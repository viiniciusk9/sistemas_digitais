==> flow/design.v <==
module BC (inicio, clk, rst, m0, m1, m2, lx, ls, lh, h);
    input inicio, clk, rst;
    output reg [1:0] m0;
    output reg [1:0] m1;
    output reg [1:0] m2;
    output reg lx, ls, lh, h;
    parameter s0 = 3'b000, s1 = 3'b001, s2 = 3'b010, s3 = 3'b011, s4 = 3'b100, s5 = 3'b101, s6 = 3'b110;
    reg [2:0] estado;
    always @(posedge clk) begin
        if (rst == 1) begin 
            estado <= s0;
            m0 <= 01;
            m1 <= 01;
            m2 <= 00;
            lx <= 1;
            ls <= 0;
            lh <= 0;
            h <= 1;
        end
        else
            case (estado)
                s0: 
                    if (inicio == 1) begin
                        estado = s1;
                        m0 <= 01;
                        m1 <= 01;
                        m2 <= 00;
                        lx <= 0;
                        ls <= 0;
                        lh <= 1;
                        h <= 1;
                    end
                s1: 
                    begin
                        estado = s2;
                        m0 <= 01;
                        m1 <= 00;
                        m2 <= 11;
                        lx <= 0;
                        ls <= 1;
                        lh <= 0;
                        h <= 1;
                    end
                s2: 
                    begin
                        estado = s3;
                        m0 <= 10;
                        m1 <= 00;
                        m2 <= 00;
                        lx <= 0;
                        ls <= 0;
                        lh <= 1;
                        h <= 1;
                    end
                s3: 
                    begin
                        estado = s4;
                        m0 <= 10;
                        m1 <= 11;
                        m2 <= 10;
                        lx <= 0;
                        ls <= 1;
                        lh <= 0;
                        h <= 0;
                    end
                s4: 
                    begin
                        estado = s5;
                        m0 <= 11;
                        m1 <= 00;
                        m2 <= 10;
                        lx <= 0;
                        ls <= 1;
                        lh <= 0;
                        h <= 0;
                    end
                s5: 
                    begin
                        estado = s6;
                        m0 <= 00;
                        m1 <= 00;
                        m2 <= 00;
                        lx <= 0;
                        ls <= 0;
                        lh <= 0;
                        h <= 0;
                    end
                s6: 
                    begin
                        estado = s0;
                        m0 <= 01;
                        m1 <= 01;
                        m2 <= 00;
                        lx <= 1;
                        ls <= 0;
                        lh <= 0;
                        h <= 1;
                    end
            endcase
    end
endmodule
## Tool chain data of BC

What the tools print for BC, step after step.
Line numbers count from 1 in the design file above.
Library cell names are shortened.
Not given: n/a

| set-up | value |
|---|---|
| top | BC |
| clock input | clk |
| library | sky130hd |
| library corner | tt_025C_1v80 |

## Elaborated design

Source: Yosys, flattened and elaborated, memories not mapped. Widths are those after wreduce. Registers that Yosys merges into a memory's read port (data or address) are not register bits. Print and check cells do not count. Equal cells are merged and count once.

| operators by class | value |
|---|---|
| eq/ne operators | 7 |
| muxes and demuxes | 13 |
| reduce/logical cells | 27 |

Operators with widths:

| kind | count |
|---|---|
| parallel mux 3 bit (select 7 bit) | 1 |
| AND reduction 2 bit | 8 |
| parallel mux 2 bit (select 4 bit) | 2 |
| nonzero test 3 bit | 4 |
| OR reduction 3 bit | 4 |
| parallel mux 1 bit (select 3 bit) | 4 |
| OR reduction 5 bit | 2 |
| parallel mux 2 bit (select 5 bit) | 1 |
| == test 3 bit with constant B | 3 |
| nonzero test 4 bit | 2 |
| nonzero test 7 bit | 1 |
| OR reduction 2 bit | 3 |
| == test 3 x 2 -> 1 bit with constant B | 2 |
| nonzero test 5 bit | 1 |
| OR reduction 4 bit | 1 |
| 2-to-1 mux 2 bit | 2 |
| == test 3 x 1 -> 1 bit with constant B | 1 |
| logical NOT 3 bit | 1 |
| 2-to-1 mux 3 bit | 1 |
| != test 2 bit with constant B | 1 |
| 2-to-1 mux 1 bit | 2 |

| bit counts | value |
|---|---|
| flip-flop bits (word level) | 13 |
| input port bits | 3 |
| output and inout bits | 10 |
| cells after elaboration | 55 |

## Logic depth

Depth = most cells in a row (Yosys ltp): at word level without a register or memory, in the mapped netlist without a sequential cell, where the memories' decode and read muxes count.

| depth | value |
|---|---|
| word-level depth | 4 |
| ABC_AREA | 1 |
| depth in mapped cells | 7 |
| gate-level depth less buffers | 7 |

## Netlist

The flow's flattened synthesis, as Yosys stat reports it; memories are mapped. The netlist is that of the ABC_AREA named above (0 if unset); the other value can give another one.
Totals and module areas in this step are rounded.

| synthesis totals | value |
|---|---|
| mapped cells | 83 |
| cell area after synthesis | 630 um2 |
| sequential area | 340 um2 |
| flip-flops | 17 |
| buffers | 1 |

Cell types:

| cell | count | total area (um2) |
|---|---|---|
| dfxtp_1 | 17 | 340.326 |
| nand2_1 | 21 | 78.826 |
| nor2_1 | 17 | 63.811 |
| inv_1 | 10 | 37.536 |
| a21oi_1 | 4 | 20.019 |
| nand3_1 | 4 | 20.019 |
| nor2_2 | 3 | 18.768 |
| o21ai_4 | 1 | 16.266 |
| nor3_1 | 2 | 10.01 |
| nand2_2 | 1 | 6.256 |
| o21ai_0 | 1 | 5.005 |
| o21ai_1 | 1 | 5.005 |
| clkbuf_1 | 1 | 3.754 |

## Path before layout

OpenSTA on the mapped netlist: ideal clock, no wires. The path of least setup slack (recovery checks aside). Input and output delay are each 20% of the period. Register names are those of the netlist, which keeps one name where synthesis merged equal registers.

| timing post-synthesis | value |
|---|---|
| kind | reg2reg |
| start point | register estado |
| end point | register lh |
| period | 1.31 ns |
| library setup time | 0.113 ns |
| time at the first pin | 0.000 ns |
| arrival time | 0.902 ns |
| data required time | 1.197 ns |
| path slack | 0.296 ns |
| path delay | 1.015 ns |
| driving pins on the path | 8 |
| buffers on the path | 0 |
| synthesis period reached | 1.014 ns |

"path delay" is the arrival time less input delay plus setup time.
"driving pins on the path": output pins that drive a net of the path, with the launching flip-flop's if there is one; two outputs of one cell count as two.
"synthesis period reached" = period - worst setup slack (recovery checks aside). The figure is calculated, with input and output delays left at 20% of the set period.
An end named without its bit number is one bit of that signal or, where synthesis recoded a state register, one of its new flip-flops.
At most two assigning lines are given for a register; there are more.

| between the ends, post-synthesis | value |
|---|---|
| path through | dfxtp_1 > nor2_1 > nand2_1 > nor2_1 > nor2_2 > nand2_1 > nand2_1 > nor2_1 |

RTL lines, path post-synthesis:

| item | line | RTL |
|---|---|---|
| start: declaration | 8 | `reg [2:0] estado;` |
| start: assignment | 11 | `estado <= s0;` |
| start: assignment | 24 | `estado = s1;` |
| end: assignment | 17 | `lh <= 0;` |
| end: assignment | 30 | `lh <= 1;` |
| end: declaration | 6 | `output reg lx, ls, lh, h;` |

No chain of elaborated cells between the ends is given.

## Path in the finished layout

From the final timing report of job 2: the path of least setup slack in the routed layout; clock arrival at registers is part of the times.

| timing post-layout | value |
|---|---|
| kind | reg2out |
| start point | register h |
| end point | output h |
| period | 1.74 ns |
| output delay | 0.35 ns |
| time at the first pin | 0.25 ns |
| arrival time | 1.12 ns |
| data required time | 1.39 ns |
| path slack | 0.28 ns |
| driving pins on the path | 2 |
| buffers on the path | 1 |

At most two assigning lines are given for a register; there are more.

| between the ends, post-layout | value |
|---|---|
| path through | dfxtp_1 > clkdlybuf4s50_1 |
| cells in the longest elaborated chain | 0 |
| elaborated cells on any way between the ends | 0 |
| source lines of those cells | 0 |

RTL lines, path post-layout:

| item | line | RTL |
|---|---|---|
| start: declaration | 6 | `output reg lx, ls, lh, h;` |
| start: assignment | 18 | `h <= 1;` |
| start: assignment | 31 | `h <= 1;` |
| end: declaration | 6 |  |

Hand-over note for BC

Design BC on sky130hd. What follows are 2 stored runs of the flow, each under its own settings; their order means nothing. The constraints put input and output delay at 20% of the set period each and load the outputs with 0.01 pF.
"achieved period": clock period set for the run, less the worst setup slack. It is reckoned from that one timing run; input and output delays stay at 20% of the period that was set.
"worst setup path time" means the part of the period allowed to the worst setup path (the constraints hold back 20% at inputs and 20% at outputs) less its slack; where the path has registers, the arrival times of their clocks count too.
"total power of the final layout" is the tool's figure for a default switching activity; nothing was simulated.
The measured numbers are rounded.

## Job 1

==> flow/run.sh <==
#!/bin/bash
# the make line also repeats the synthesis and layout settings of config.mk as NAME=value (left out here)
make -C /OpenROAD-flow-scripts/flow DESIGN_CONFIG=/design/flow/config.mk WORK_HOME=/design/flow/orfs CLKGATE_MAP_FILE= finish
==> flow/config.mk <==
export PLATFORM = sky130hd
export DESIGN_NAME = BC
export DESIGN_NICKNAME = BC
export VERILOG_FILES = /design/flow/design.v
export SDC_FILE = /design/flow/constraint.sdc
export NUM_CORES = 4
export LEC_CHECK = 0
export ABC_AREA = 0
export CAP_MARGIN = 20
export CELL_PAD_IN_SITES_DETAIL_PLACEMENT = 1
export CELL_PAD_IN_SITES_GLOBAL_PLACEMENT = 1
export CORE_ASPECT_RATIO = 1.4
export CORE_MARGIN = 2
export CORE_UTILIZATION = 53
export CTS_CLUSTER_SIZE = 88
export PLACE_DENSITY_LB_ADDON = 0.25
export SLEW_MARGIN = 20
==> flow/constraint.sdc <==
create_clock -name core_clock -period 1.18 [get_ports {clk}]
set_input_delay 0.2360 -clock core_clock [delete_from_list [all_inputs] [get_ports {clk}]]
set_output_delay 0.2360 -clock core_clock [all_outputs]
set_load 0.01 [all_outputs]

Job 1: not finished: placement ended with error DPL-0033

## Job 2

==> flow/run.sh <==
#!/bin/bash
# the make line also repeats the synthesis and layout settings of config.mk as NAME=value (left out here)
make -C /OpenROAD-flow-scripts/flow DESIGN_CONFIG=/design/flow/config.mk WORK_HOME=/design/flow/orfs CLKGATE_MAP_FILE= finish
==> flow/config.mk <==
export PLATFORM = sky130hd
export DESIGN_NAME = BC
export DESIGN_NICKNAME = BC
export VERILOG_FILES = /design/flow/design.v
export SDC_FILE = /design/flow/constraint.sdc
export NUM_CORES = 4
export LEC_CHECK = 0
export ABC_AREA = 1
export CAP_MARGIN = 20
export CELL_PAD_IN_SITES_GLOBAL_PLACEMENT = 1
export CORE_MARGIN = 2
export CORE_UTILIZATION = 17
export GPL_TIMING_DRIVEN = 0
export MAX_ROUTING_LAYER = met5
export PLACE_DENSITY_LB_ADDON = 0.22
export SETUP_SLACK_MARGIN = 0.12
export SLEW_MARGIN = 20
export TNS_END_PERCENT = 60
==> flow/constraint.sdc <==
create_clock -name core_clock -period 1.74 [get_ports {clk}]
set_input_delay 0.3480 -clock core_clock [delete_from_list [all_inputs] [get_ports {clk}]]
set_output_delay 0.3480 -clock core_clock [all_outputs]
set_load 0.01 [all_outputs]

| result of job 2 | value |
|---|---|
| total power of the final layout | 0.00085 W |
| worst setup path time | 1.12 ns |
| worst path kind | reg2out |
| Yosys chip area after synthesis | 630 um2 |
| lowest hold slack | 0.45 ns |
| standard-cell area after routing | 850 um2 |
| achieved period | 1.463 ns |
| utilization of the finished layout | 24 % |
| worst setup slack after layout | 0.28 ns |
| summed negative setup slack | 0.000 ns |
| overall die area | 4200 um2 |

End of note.
