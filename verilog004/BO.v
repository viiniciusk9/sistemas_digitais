==> flow/design.v <==
module multiplexador_4x1_16b(entrada_0, entrada_1, entrada_2, entrada_3, entrada_controle, saida);
    input [15:0] entrada_0;
    input [15:0] entrada_1;
    input [15:0] entrada_2;
    input [15:0] entrada_3;
    input [1:0] entrada_controle;
    output reg [15:0] saida;
    always @(entrada_controle or entrada_0 or entrada_1 or entrada_2 or entrada_3) begin
        case (entrada_controle)
            2'b00: saida = entrada_0;
            2'b01: saida = entrada_1;
            2'b10: saida = entrada_2;
            2'b11: saida = entrada_3; 
        endcase
    end 
endmodule
module registrador_16b(clk, l, d, q);
    input clk;
    input l;
    input [15:0] d;
    output reg [15:0] q;
    initial begin
        q = 16'b0000000000000000;
    end
    always @(posedge clk) begin 
        if (l == 1) begin
            q = d;
        end
    end
endmodule
module ula(e0, e1, h, s);
    input [15:0] e0;
    input [15:0] e1;
    input h;
    output reg [15:0] s;
    wire [15:0] soma, mult;
    assign soma = e0 + e1;
    assign mult = e0 * e1;
    always @(h or e0 or e1) begin
        case (h)
            1'b0:  s = soma;
            1'b1:  s = mult;
        endcase
    end 
endmodule
module BO(a, b, c, x, m0, m1, m2, lx, ls, lh, h, clk, resultado);
    input [15:0] a;
    input [15:0] b;
    input [15:0] c;
    input [15:0] x;
    input [1:0] m0;
    input [1:0] m1;
    input [1:0] m2;
    input lx;
    input ls;
    input lh;
    input h;
    input clk;
    output [15:0] resultado;
    parameter exx = 16'b0000000000000000;
    wire [15:0] re_x_to_mu;
    wire [15:0] mu_0_to_mu_1;
    wire [15:0] mu_0_to_mu_2;
    wire [15:0] mu_2_to_u0;
    wire [15:0] mu_1_to_u0;
    wire [15:0] u0_to_re;
    wire [15:0] re_s_to_mu;
    wire [15:0] re_h_to_mu;
    registrador_16b re_x(clk, lx, x, re_x_to_mu);
    multiplexador_4x1_16b mu_0(exx, a, b, c, m0, mu_0_to_mu_1);
    multiplexador_4x1_16b mu_1(mu_0_to_mu_1, re_x_to_mu, re_s_to_mu, re_h_to_mu, m1, mu_1_to_u0);
    multiplexador_4x1_16b mu_2(re_x_to_mu, mu_0_to_mu_2, re_s_to_mu, re_h_to_mu, m2, mu_2_to_u0);
    ula u0(mu_2_to_u0, mu_1_to_u0, h, u0_to_re);
    registrador_16b re_s(clk, ls, u0_to_re, re_s_to_mu);
    registrador_16b re_h(clk, lh, u0_to_re, re_h_to_mu);
    assign resultado = re_s_to_mu;
endmodule
Step by step through the tools: BO
What the tools print for BO, step after step.
Line numbers count from 1 in the design file above.
Operators carry their Yosys type and port widths (W data, S select, Z words).
Library cell names are shortened.
{ "inputs": {"design": "BO", "clk_port": "clk", "library": "sky130hd", "corner": "tt_025C_1v80"} }

Word-level counts
Counts by Yosys on the flattened word-level netlist (proc, flatten, opt, wreduce; memories kept). Register bits leave out memories and registers merged into their read ports (data or address). Print and check cells are left out. Cells with the same type and inputs are merged into one.
{ "classes": {"n_addsub": 1, "n_mul": 1, "equal": 9, "muxes": 4, "n_logic": 1, "reduce_and_logical": 3} }
{ "ops": {"columns": ["op", "count"], "rows": [
  ["$mul A16 B16 Y16", 1],
  ["$pmux W16 S4", 3],
  ["$pmux W16 S2", 1],
  ["$add A16 B16 Y16", 1],
  ["$eq A2 B2 Y1 const B", 6],
  ["$eq A2 B1 Y1 const B", 3],
  ["$logic_not A2 Y1", 3],
  ["$not A1 Y1", 1]
]} }
{ "bits": {"register_bits": 48, "input_bits": 75, "output_inout_bits": 16, "elab_cells": 22} }

Depth
Longest topological path by Yosys (ltp), each cell counted once; first at word level (registers and memories cut), then after technology mapping (sequential cells cut; the memories' decode and read muxes count).
{ "logic_depth": {"depth_word": 5, "abc_area": 1, "mapped_depth": 36} }

After synthesis
Source: synth_stat.txt of the flow (Yosys; design flattened, memories mapped). It holds for the ABC_AREA given above (unset counts as 0); a run with the other value may have another netlist.
The area totals of this step are shown rounded.
{ "types": {"columns": ["cell", "count", "area_total_um2"], "rows": [
  ["fa_1", 81, 1.62E+03],
  ["edfxtp_1", 48, 1.44E+03],
  ["nand2_1", 255, 957.168],
  ["ha_1", 64, 800.768],
  ["inv_1", 191, 716.938],
  ["nor2_1", 116, 435.418],
  ["nand3_1", 59, 295.283],
  ["a21oi_1", 45, 225.216],
  ["o21ai_0", 31, 155.149],
  ["nor3_4", 7, 113.859],
  ["nand2_2", 14, 87.584],
  ["xor2_1", 8, 70.067],
  ["buf_6", 5, 56.304],
  ["xnor2_1", 6, 52.55],
  ["nor2_2", 8, 50.048],
  ["nand2_4", 4, 45.043],
  ["nand4_1", 7, 43.792],
  ["buf_4", 5, 37.536]
]} }
Other cell types: 26; their cells: 56.
{ "mapped": {"cell_count": 1010, "yosys_area_um2": 7600, "seq_area_um2": 1400, "ffs": 48, "buf_cells": 20} }

Worst setup path after synthesis
Path of least setup slack by OpenSTA after synthesis, without wires, with an ideal clock, recovery checks aside; 20% of the period is set as input and as output delay. Where synthesis merged equal registers, the netlist keeps one of their names.
{ "synth_path": {"path_type": "input-to-reg", "start": "in m1[1]", "end": "reg re_h.q[15]", "tclk_ns": 7.87, "input_delay_ns": 1.574, "launch_ns": 1.574, "t_arrival_ns": 6.624, "slack_ns": 0.990, "path_delay_ns": 5.306, "driving_pins": 28, "period_less_setup_slack_ns": 6.88} }
"path_delay_ns" is the arrival time less input delay plus setup time.
"driving_pins": output pins that drive a net of the path, with the launching flip-flop's if there is one; two outputs of one cell count as two.
"period_less_setup_slack_ns" = period - worst setup slack (recovery checks aside). The figure is calculated, with input and output delays left at 20% of the set period.
The rows between start and end are the longest chain of elaborated cells between them; the timing report does not say that the signal goes this way. Where chains are equally long, one stands for them.
Each line given opens the expression or statement behind the cell; cells for indexed reads and writes are added by Yosys, which also makes memories of some case tables.
{ "synth_between": {"cell_sequence": "buf_6 > nor2_1 > buf_4 > nand4_1 > nand2_1 > inv_1 > ha_1 > fa_1 > inv_1 > fa_1 > inv_1 > fa_1 > fa_1 > fa_1 > inv_1 > fa_1 > inv_1 > ha_1 > nand2_1 > nor2_1 > nand2_1 > o211ai_1 > a31oi_1 > inv_1 > nand2_1 > nand2_1 > nand2_1 > nand2_1", "elab_chain_len": 4} }
{ "synth_lines": {"columns": ["item", "line_no", "text"], "rows": [
  ["start, declared", 52, "input [1:0] m1;"],
  ["$eq A2 B2 Y1", 9, "case (entrada_controle)"],
  ["$pmux W16 S4", 9, null],
  ["$mul A16 B16 Y16", 38, "assign mult = e0 * e1;"],
  ["$pmux W16 S2", 40, "case (h)"],
  ["end, assigned", 27, "q = d;"],
  ["end, declared", 21, "output reg [15:0] q;"]
]} }

Timing after layout
From the final timing report of stored run 1: the path of least setup slack in the routed layout; clock arrival at registers is part of the times.
{ "layout_path": {"path_type": "input-to-reg", "start": "in m2[1]", "end": "reg re_h.q[15]", "tclk_ns": 11.2, "input_delay_ns": 2.24, "launch_ns": 2.24, "t_arrival_ns": 9.16, "slack_ns": 2.08, "driving_pins": 30} }
The rows between start and end are the longest chain of elaborated cells between them; the timing report does not say that the signal goes this way. Where chains are equally long, one stands for them.
{ "layout_between": {"cell_sequence": "clkdlybuf4s50_1 > nand2_4 > inv_1 > a21oi_1 > o21a_1 > buf_4 > clkinv_1 > buf_4 > a21oi_1 > fa_1 > ha_1 > inv_1 > fa_1 > fa_1 > inv_1 > fa_1 > inv_1 > fa_1 > inv_1 > ha_1 > nand2_1 > nor2_1 > nand2_1 > o211ai_1 > a31oi_1 > inv_1 > nand2_1 > nand2_1 > nand2_1 > nand2_1", "elab_chain_len": 4} }
{ "layout_lines": {"columns": ["item", "line_no", "text"], "rows": [
  ["start, declared", 53, "input [1:0] m2;"],
  ["$eq A2 B2 Y1", 9, "case (entrada_controle)"],
  ["$pmux W16 S4", 9, null],
  ["$mul A16 B16 Y16", 38, "assign mult = e0 * e1;"],
  ["$pmux W16 S2", 40, "case (h)"],
  ["end, assigned", 27, "q = d;"],
  ["end, declared", 21, "output reg [15:0] q;"]
]} }

Subject: flow runs of BO

Hi,

Flow measurements of BO on sky130hd: 2 stored runs with different settings, listed in no order. Input and output delays are each 20% of the period that was set; the output load is 0.01 pF.
Results are given in rounded form.
[
  {
    "run": "stored run 1",
    "settings": { "period_ns": 11.2, "CORE_UTILIZATION": 42, "SETUP_SLACK_MARGIN": -0.69, "PLACE_DENSITY_LB_ADDON": 0.06, "CELL_PAD_IN_SITES_GLOBAL_PLACEMENT": 2, "CELL_PAD_IN_SITES_DETAIL_PLACEMENT": 0, "TNS_END_PERCENT": 10, "ABC_AREA": 1, "GPL_ROUTABILITY_DRIVEN": 1, "CTS_CLUSTER_SIZE": 87, "CTS_CLUSTER_DIAMETER": 130, "CAP_MARGIN": 10, "MAX_ROUTING_LAYER": "met5", "CORE_MARGIN": 2, "SLEW_MARGIN": 20 },
    "results": { "finalCellArea_um2": 8900, "utilization_pct": 50, "post_synth_area_um2": 7600, "setup_worst_slack_ns": 2.1, "final_hold_ws_ns": 1.2, "total_die_area_um2": 19000 }
  },
  {
    "run": "stored run 2",
    "settings": { "period_ns": 11.0, "CORE_UTILIZATION": 37, "SETUP_SLACK_MARGIN": 3.15, "PLACE_DENSITY_LB_ADDON": 0.04, "CELL_PAD_IN_SITES_DETAIL_PLACEMENT": 1, "CTS_CLUSTER_SIZE": 14, "MAX_ROUTING_LAYER": "met4", "CAP_MARGIN": 20, "CORE_MARGIN": 2, "SLEW_MARGIN": 20 },
    "results": { "utilization_pct": 50, "final_hold_ws_ns": 1.2, "setup_worst_slack_ns": 2.8, "post_synth_area_um2": 7300, "finalCellArea_um2": 9700, "total_die_area_um2": 21000 }
  }
]

Regards
